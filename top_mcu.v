==> flow/design.v <==
module acc(
    input reset,
    input clk,
    input ld,
    input [7:0] acc_in,
    output reg [7:0] acc_out
    );
always@(posedge clk or posedge reset)begin
    if(reset)
        acc_out <= 8'b0000_0000;
    else
        if(ld)
            acc_out <= acc_in;
end
endmodule
module addr_mux(
    input [4:0] a,
    input [4:0] b,
    input sel,
    output [4:0] mux_out
    );
assign mux_out = sel ? a:b;
endmodule
module alu(
    input [7:0] a,
    input [7:0] b,
    input [2:0] op,
    output reg [7:0] alu_out
    );
always@(a,b,op)begin
    case(op)
        3'b000 : alu_out = a;
        3'b010 : alu_out = a+b;
        3'b011 : alu_out = a&b;
        3'b100 : alu_out = a^b;
        3'b101 : alu_out = b;
        3'b110 : alu_out = a;
        default : alu_out = 8'b0;
    endcase
end
endmodule
module bi_buf(
    input en,
    input [7:0] buf_in,
    input [7:0] d_in,
    output reg [7:0] buf_out,
    output reg [7:0] d_out
    );
always@(en,d_in,buf_in)begin
    buf_out = 8'b0;
    d_out = 8'b0;
    case(en)
        1'b0 : buf_out = d_in;
        1'b1 : d_out = buf_in;
    endcase
end
endmodule
module control_logic(
	input [2:0] op, pstate,
	input zero,
	output reg ld_acc, ld_mdr, ld_ir, dout_en, ld_pc, inc, sel, rd, wr,
	output reg [2:0] nstate
    );
always@*begin
	rd	    = 0; wr    = 0; ld_ir = 0; sel = 0; inc = 0;
	ld_acc = 0; ld_pc	= 0; dout_en = 0;
	ld_mdr = 0; nstate = 000;
	case(pstate)
		3'b100 : begin
			rd	    = 0; wr    = 0; ld_ir = 0; sel = 0; inc = 0;
			ld_acc = 0; ld_pc	= 0; dout_en = 0;
			ld_mdr = 0; nstate = 000;
		end
		3'b000 : begin
			rd	    = 1; wr    = 0; ld_ir = 1; sel = 0; inc = 0;
			ld_acc = 0; ld_pc	= 0; dout_en = 0;
			ld_mdr = 0; nstate = 001;
		end
		3'b001 : begin
			rd	    = 0; wr    = 0; ld_ir = 0; sel = 0; inc = 0;
			ld_acc = 0; ld_pc	= 0; dout_en = 0;
			ld_mdr = 0; nstate = 010;
		end
		3'b010 : begin
			case(op)
				3'b000 : begin  
					rd	    = 0; wr    = 0; ld_ir = 0; sel = 1; inc = 0;
					ld_acc = 0; ld_pc	= 0; dout_en = 0;
					ld_mdr = 0; nstate = 000;
				end
				3'b001 : begin  
					rd	    = 0; wr    = 0; ld_ir = 0; sel = 1; inc = 1;
					ld_acc = 0; ld_pc	= 0; dout_en = 0;
					ld_mdr = 0; nstate = 011;
				end
				3'b010 : begin  
					rd	    = 1; wr    = 0; ld_ir = 0; sel = 1; inc = 1;
					ld_acc = 0; ld_pc	= 0; dout_en = 0;
					ld_mdr = 1; nstate = 011;
				end
				3'b011 : begin  
					rd	    = 1; wr    = 0; ld_ir = 0; sel = 1; inc = 1;
					ld_acc = 0; ld_pc	= 0; dout_en = 0;
					ld_mdr = 1; nstate = 011;
				end
				3'b100 : begin  
					rd	    = 1; wr    = 0; ld_ir = 0; sel = 1; inc = 1;
					ld_acc = 0; ld_pc	= 0; dout_en = 0;
					ld_mdr = 1; nstate = 011;
				end
				3'b101 : begin  
					rd	    = 1; wr    = 0; ld_ir = 0; sel = 1; inc = 1;
					ld_acc = 0; ld_pc	= 0; dout_en = 0;
					ld_mdr = 1; nstate = 011;
				end
				3'b110 : begin  
					rd	    = 0; wr    = 1; ld_ir = 0; sel = 1; inc = 1;
					ld_acc = 0; ld_pc	= 0; dout_en = 1;
					ld_mdr = 0; nstate = 000;
				end
				3'b111 : begin  
					rd	    = 0; wr    = 0; ld_ir = 0; sel = 1; inc = 0;
					ld_acc = 0; ld_pc	= 1; dout_en = 0;
					ld_mdr = 0; nstate = 000;
				end
				default : begin
					rd	    = 0; wr    = 0; ld_ir = 0; sel = 0; inc = 0;
					ld_acc = 0; ld_pc	= 0; dout_en = 0;
					ld_mdr = 0; nstate = 000;
				end
			endcase
		end
		3'b011 : begin
			case(op)
				3'b001 : begin  
					rd	    = 0; wr    = 0; ld_ir = 0; sel = 0; inc = 0;
					ld_acc = 0; ld_pc	= 0; dout_en = 0;
					ld_mdr = 0; nstate = 000;
					inc = zero ? 1:0;
				end
				3'b010 : begin  
					rd	    = 0; wr    = 0; ld_ir = 0; sel = 0; inc = 0;
					ld_acc = 1; ld_pc	= 0; dout_en = 0;
					ld_mdr = 0; nstate = 000;
				end
				3'b011 : begin  
					rd	    = 0; wr    = 0; ld_ir = 0; sel = 0; inc = 0;
					ld_acc = 1; ld_pc	= 0; dout_en = 0;
					ld_mdr = 0; nstate = 000;
				end
				3'b100 : begin  
					rd	    = 0; wr    = 0; ld_ir = 0; sel = 0; inc = 0;
					ld_acc = 1; ld_pc	= 0; dout_en = 0;
					ld_mdr = 0; nstate = 000;
				end
				default : begin
					rd	    = 0; wr    = 0; ld_ir = 0; sel = 0; inc = 0;
					ld_acc = 0; ld_pc	= 0; dout_en = 0;
					ld_mdr = 0; nstate = 000;
				end
			endcase
		end
		default : begin
			rd	    = 0; wr    = 0; ld_ir = 0; sel = 0; inc = 0;
			ld_acc = 0; ld_pc	= 0; dout_en = 0;
			ld_mdr = 0; nstate = 000;
		end
	endcase
end  
endmodule
module flag(
    input reset,
    input clk,
    input ld,
    input [7:0] alu_out,
    output reg flag 
    );
always@(posedge reset or posedge clk)begin
    if(reset)
        flag = 0;
    else
        case(alu_out)
            8'b0000_0000 : if(ld == 1)
                flag = 1;
            default : if(ld == 1)
                flag = 0;
        endcase
end
endmodule
module ir(
    input reset,
    input clk,
    input ld,
    input [7:0] ir_in,
    output reg [7:0] ir_out
    );
always@(posedge clk or posedge reset)begin
    if(reset)
        ir_out <= 8'b0;
    else
        if(ld)
            ir_out <= ir_in;
        else
            ir_out <= ir_out;
end
endmodule
module mdr(
    input reset,
    input clk,
    input ld,
    input [7:0] mdr_in,
    output reg [7:0] mdr_out
    );
always@(posedge reset or posedge clk)begin
    if(reset)
        mdr_out <= 8'b0;
    else
        if(ld)
            mdr_out <= mdr_in;
end
endmodule
module pc_logic(
	input reset,
	input clk,
	input ld_pc,
	input inc_pc,
	input [4:0] pc_in,
	output reg [4:0] pc_out
    );
always@(posedge reset or posedge clk)begin
	if(reset)
		pc_out <= 5'b0;
	else
		if(ld_pc)
			pc_out <= pc_in;
		else if(inc_pc)
			pc_out <= pc_out+1;
end
endmodule
module state(
	input	reset,
	input clk,
	input [2:0] state_in,
	output reg [2:0] state_out
    );
always@(posedge clk or posedge reset)begin
	if(reset)begin
		state_out <= 3'b100;
	end
	else begin
		state_out <= state_in;
	end
end
endmodule
module top_mcu(
    input clk,
    input reset,
    input [7:0] memory_in,
    output [7:0] memory_ou,
    output [4:0] mem_add,
    output sig_r,
    output sig_w,
    output sig_dout_e
    );
wire [7:0] memory_out;
wire [4:0] mem_addr;
wire sig_rd;
wire sig_wr;
wire sig_dout_en;
assign memory_ou = memory_out;
assign mem_add = mem_addr;
assign sig_r = sig_rd;
assign sig_w = sig_wr;
assign sig_dout_e = sig_dout_en;
wire sig_ld_acc;
wire sig_ld_mdr;
wire sig_ld_ir;
wire sig_ld_pc;
wire sig_inc;
wire sig_sel;
wire sig_flag;
wire [2:0] sig_nstate;
wire [2:0] sig_state_out;
wire [4:0] sig_pc_out;
wire [7:0] sig_buf_out;
wire [7:0] sig_mdr_out;
wire [7:0] sig_acc_out;
wire [7:0] sig_ir_out;
wire [7:0] sig_alu_out;
acc acc1(
    .clk (clk),
    .ld (sig_ld_acc),
    .reset (reset),
    .acc_in (sig_alu_out),
    .acc_out (sig_acc_out)
    );
addr_mux addr_mux1(
    .a (sig_pc_out),
    .b (sig_ir_out[4:0]),
    .sel (sig_sel),
    .mux_out (mem_addr)
    );
alu alu1(
    .a (sig_acc_out),
    .b (sig_mdr_out),
    .op (sig_ir_out[7:5]),
    .alu_out (sig_alu_out)
    );
bi_buf bi_buf1(
    .en (sig_dout_en),
    .buf_in ( sig_acc_out),
    .d_in (memory_in),
    .buf_out (sig_buf_out),
    .d_out (memory_out)
    );
control_logic control_logic1(
    .zero (sig_flag),
    .op (sig_ir_out[7:5]),
    .pstate (sig_state_out),
    .rd (sig_rd),
    .wr (sig_wr),
    .ld_ir (sig_ld_ir),
    .sel (sig_sel),
    .inc (sig_inc),
    .ld_acc (sig_ld_acc),
    .ld_pc (sig_ld_pc),
    .dout_en (sig_dout_en),
    .ld_mdr (sig_ld_mdr),
    .nstate (sig_nstate)
    );
flag flag1(
    .clk (clk),
    .ld (sig_ld_acc),
    .reset (reset),
    .alu_out (sig_alu_out),
    .flag (sig_flag)
    );
ir ir1(
    .clk (clk),
    .ld (sig_ld_ir),
    .reset (reset),
    .ir_in (sig_buf_out),
    .ir_out (sig_ir_out[7:0])
    );
mdr mdr1(
    .clk (clk),
    .ld (sig_ld_mdr),
    .reset (reset),
    .mdr_in (sig_buf_out),
    .mdr_out (sig_mdr_out)
    );
pc_logic pc_logic1(
    .clk (clk),
    .inc_pc (sig_inc),
    .ld_pc (sig_ld_pc),
    .reset (reset),
    .pc_in (sig_ir_out[4:0]),
    .pc_out (sig_pc_out)
    );
state state1(
    .clk (clk),
    .reset (reset),
    .state_in (sig_nstate),
    .state_out (sig_state_out)
    );
endmodule
* From RTL to reports: top_mcu *
Tool output for the design above, in the order of the flow.
Lines are those of the file above, counted from 1.
Cell names lack the library's common part.
A cell with - has no value.

design
  top = top_mcu
  clock = clk
  standard-cell library = sky130hd
  timing corner = tt_025C_1v80

* Word level *
Yosys after proc, flatten, opt, wreduce and memory -nomap, before mapping. Memory bits, and registers merged into a memory's read port (data or address), are not among the register bits. Print and check cells are not counted. Equal cells are merged and count once.
Yosys's memory passes give these memory sizes; they may raise the number of words (mostly to a power of two), join words into wider ones and drop unused or constant bits.

storage and ports
  register bits = 33
  latch bits = 0
  RAM bits = 0
  memory bits (read-only) = 64
  clocked read ports x word width = 0
  memory cells = 1
  input bits = 10
  output and inout bits = 16
  elaborated cells = 49

operators by class
  add/subtract/negate cells = 2
  $mul = 0
  div/mod/pow operators = 0
  magnitude comparators = 0
  eq/ne operators = 9
  shift operators = 0
  mux-type cells = 22
  bitwise logic cells = 3
  reduce/logical cells = 6

memory list
  memory           words  bits a word  rd ports  write ports  line  source
  (no name shown)  8      8            1         0            85    case(op)

operators with widths
  kind                                          number
  case mux 8 bit (select 5 bit)                 1
  case mux 8 bit (select 2 bit)                 2
  2-to-1 mux 5 bit                              3
  equality test 3 x 2 -> 1 bit with constant B  4
  2-to-1 mux 1 bit                              11
  equality test 3 bit with constant B           3
  case mux 3 bit (select 3 bit)                 1
  adder 8 bit                                   1
  AND 8 bit                                     1
  XOR 8 bit                                     1
  zero test 8 bit                               1
  case mux 1 bit (select 2 bit)                 4
  equality test 3 x 1 -> 1 bit with constant B  2
  zero test 3 bit                               2
  adder 5 x 1 -> 5 bit with constant B          1
  OR reduction 3 bit                            1
  nonzero test 2 bit                            1
  OR reduction 2 bit                            1
  NOT 1 bit                                     1

* Longest topological paths *
Depth = most cells in a row (Yosys ltp): at word level without a register or memory, in the mapped netlist without a sequential cell, where the memories' decode and read muxes count.

logic depth
  depth in word-level cells = 6
  ABC_AREA = 0
  mapped depth = 8

* Synthesis result *
Source: synth_stat.txt of the flow (Yosys; design flattened, memories mapped). It holds for the ABC_AREA given above (unset counts as 0); a run with the other value may have another netlist.

synthesis totals
  mapped cells = 224
  synthesis area = 2174.6 µm²
  sequential area = 827.0 µm²
  mapped flip-flops = 33
  buffer cells = 10

cell types
  type      number
  dfrtp_1   32
  mux2_2    21
  ha_1      9
  mux2i_1   9
  nand2_1   23
  o21ai_0   15
  a21oi_1   12
  and2_1    8
  nand2b_1  7
  nand3_1   8
  nand3b_1  5
  a221oi_1  4
  a21o_1    4
  nor2_1    8
  dfstp_2   1
  xor2_1    3
  inv_1     6
  buf_2     4

Other cell types: 32; their cells: 45.
The figures by module come from a second, unflattened synthesis with its own total; it is not the netlist above.

unflattened totals
  cell total of the unflattened synthesis = 240
  area total of the unflattened synthesis = 2462.4 µm²

Rows give one instance, submodules left out.

modules
  module         instances  cells  area (µm²)  seq. area (µm²)
  alu            1          99     700.7       0.0
  acc            1          18     335.3       200.2
  ir             1          18     335.3       200.2
  mdr            1          18     335.3       200.2
  pc_logic       1          26     250.2       125.1
  control_logic  1          29     181.4       0.0
  bi_buf         1          17     118.9       0.0
  state          1          4      80.1        76.3
  flag           1          6      68.8        25.0
  addr_mux       1          5      56.3        0.0
  top_mcu        1          0      0.0         0.0

* Timing after synthesis *
Path of least setup slack by OpenSTA after synthesis, without wires, with an ideal clock, recovery checks aside; 20% of the period is set as input and as output delay. Where synthesis merged equal registers, the netlist keeps one of their names.

timing path after synthesis
  path type = reg2reg
  from = register acc1.acc_out[0]
  to = register flag1.flag
  period = 2.01 ns
  setup time = 0.095 ns
  launch time at the first pin = 0.000 ns
  data arrival time = 1.927 ns
  data required time = 1.915 ns
  slack = -0.013 ns
  delay of the path = 2.022 ns
  driving pins on the path = 9
  buffers on the path = 0
  synthesis period reached = 2.023 ns

"delay of the path" = arrival - input delay + setup time.
"driving pins on the path": output pins that drive a net of the path, with the launching flip-flop's if there is one; two outputs of one cell count as two.
"synthesis period reached" is the clock period less the worst setup slack; recovery checks do not enter. This is arithmetic on one report: input and output delays are still those of the set period (20% each).
The rows between start and end are the longest chain of elaborated cells between them; the timing report does not say that the signal goes this way. Where chains are equally long, one stands for them.
Each line given opens the expression or statement behind the cell; cells for indexed reads and writes are added by Yosys, which also makes memories of some case tables.
A register here has more assigning lines than the two given.

on the way, after synthesis
  path through = dfrtp_1 > ha_1 > fa_1 > xor2_1 > a221oi_1 > nand2_1 > nand2_1 > nand4_1 > o31ai_1
  length of the longest elaborated chain = 4
  elaborated cells on any way between the ends = 6
  RTL lines with such cells = 5
  those cells by class = 1 x add/sub; 2 x mux; 2 x logic; 1 x reduce/logical

ends and longest elaborated chain, after synthesis
  element                        line  source
  start: declaration             6     output reg [7:0] acc_out
  start: assignment              10    acc_out <= 8'b0000_0000;
  start: assignment              13    acc_out <= acc_in;
  adder 8 bit                    33    3'b010 : alu_out = a+b;
  case mux 8 bit (select 5 bit)  31    case(op)
  zero test 8 bit                182   case(alu_out)
  2-to-1 mux 1 bit               182
  end: assignment                180   flag = 0;
  end: assignment                184   flag = 1;
  end: declaration               176   output reg flag

* Path in the finished layout *
From the final timing report of job 1: the path of least setup slack in the routed layout; clock arrival at registers is part of the times.

timing path post-layout
  path type = reg2out
  from = register state1.state_out[2]
  to = output port memory_ou[7]
  period = 3.09 ns
  launch time at the first pin = 0.28 ns
  data arrival time = 2.12 ns
  data required time = 2.47 ns
  slack = 0.36 ns
  driving pins on the path = 6
  buffers on the path = 1

The rows between start and end are the longest chain of elaborated cells between them; the timing report does not say that the signal goes this way. Where chains are equally long, one stands for them.

on the way, post-layout
  path through = dfstp_2 > nand2b_1 > nor2_1 > and4b_1 > and2_1 > clkdlybuf4s50_1
  length of the longest elaborated chain = 4
  elaborated cells on any way between the ends = 4
  RTL lines with such cells = 2
  those cells by class = 1 x eq/ne; 2 x mux; 1 x logic

ends and longest elaborated chain, post-layout
  element                        line  source
  start: declaration             244   output reg [2:0] state_out
  start: assignment              248   state_out <= 3'b100;
  start: assignment              251   state_out <= state_in;
  equality test 3 x 2 -> 1 bit   68    case(pstate)
  2-to-1 mux 1 bit               68
  NOT 1 bit                      52    case(en)
  case mux 8 bit (select 2 bit)  52
  end: declaration               259   output [7:0] memory_ou,

Wiki page: top_mcu / flow data

Below are 2 stored runs of the flow (Yosys, OpenROAD; platform sky130hd) on top_mcu, each with its settings and what was measured, unordered. Constraints: input delay and output delay 20% of the set period each, output load 0.01 pF.
"achieved clock period (ns)" is the run's clock period less its worst setup slack. It is reckoned from that one timing run; input and output delays stay at 20% of the period that was set.
By "worst setup path time (ns)" is meant the share of the clock period that the worst setup path is allowed (20% is reserved at inputs, 20% at outputs), minus its slack. Clock arrival times at its registers enter into it.
"finish__power__total": no workload was simulated; the value follows from the tool's default switching activity.

settings of job 1
{
  "period_ns": 3.09,
  "CORE_UTILIZATION": 26,
  "PLACE_DENSITY_LB_ADDON": 0.25,
  "CORE_MARGIN": 8,
  "GPL_ROUTABILITY_DRIVEN": 1,
  "CTS_CLUSTER_SIZE": 37,
  "MIN_ROUTING_LAYER": "met1",
  "MAX_ROUTING_LAYER": "met5",
  "CAP_MARGIN": 20,
  "SLEW_MARGIN": 20
}
report of job 1
yosys chip area after synthesis (um^2): 2174.6
finish__design__die__area: 11546.6
finish__design__instance__utilization: 0.3212
finish__timing__setup__ws: 0.356
finish__timing__hold__ws: 0.514
finish__power__total: 2.553e-03
achieved clock period (ns): 2.734
worst setup path time (ns): 2.12
worst setup path kind: reg2out

settings of job 2
{
  "period_ns": 2.39,
  "CORE_UTILIZATION": 29,
  "SETUP_SLACK_MARGIN": -0.22,
  "PLACE_DENSITY": 0.91,
  "CTS_CLUSTER_SIZE": 14,
  "CTS_CLUSTER_DIAMETER": 175,
  "CAP_MARGIN": 20,
  "CORE_MARGIN": 2,
  "SLEW_MARGIN": 20
}
report of job 2
yosys chip area after synthesis (um^2): 2174.6
finish__design__die__area: 8207.5
finish__design__instance__utilization: 0.3662
finish__timing__setup__ws: -0.124
finish__timing__hold__ws: 0.503
finish__power__total: 3.315e-03
achieved clock period (ns): 2.514
worst setup path time (ns): 2.04
worst setup path kind: reg2out
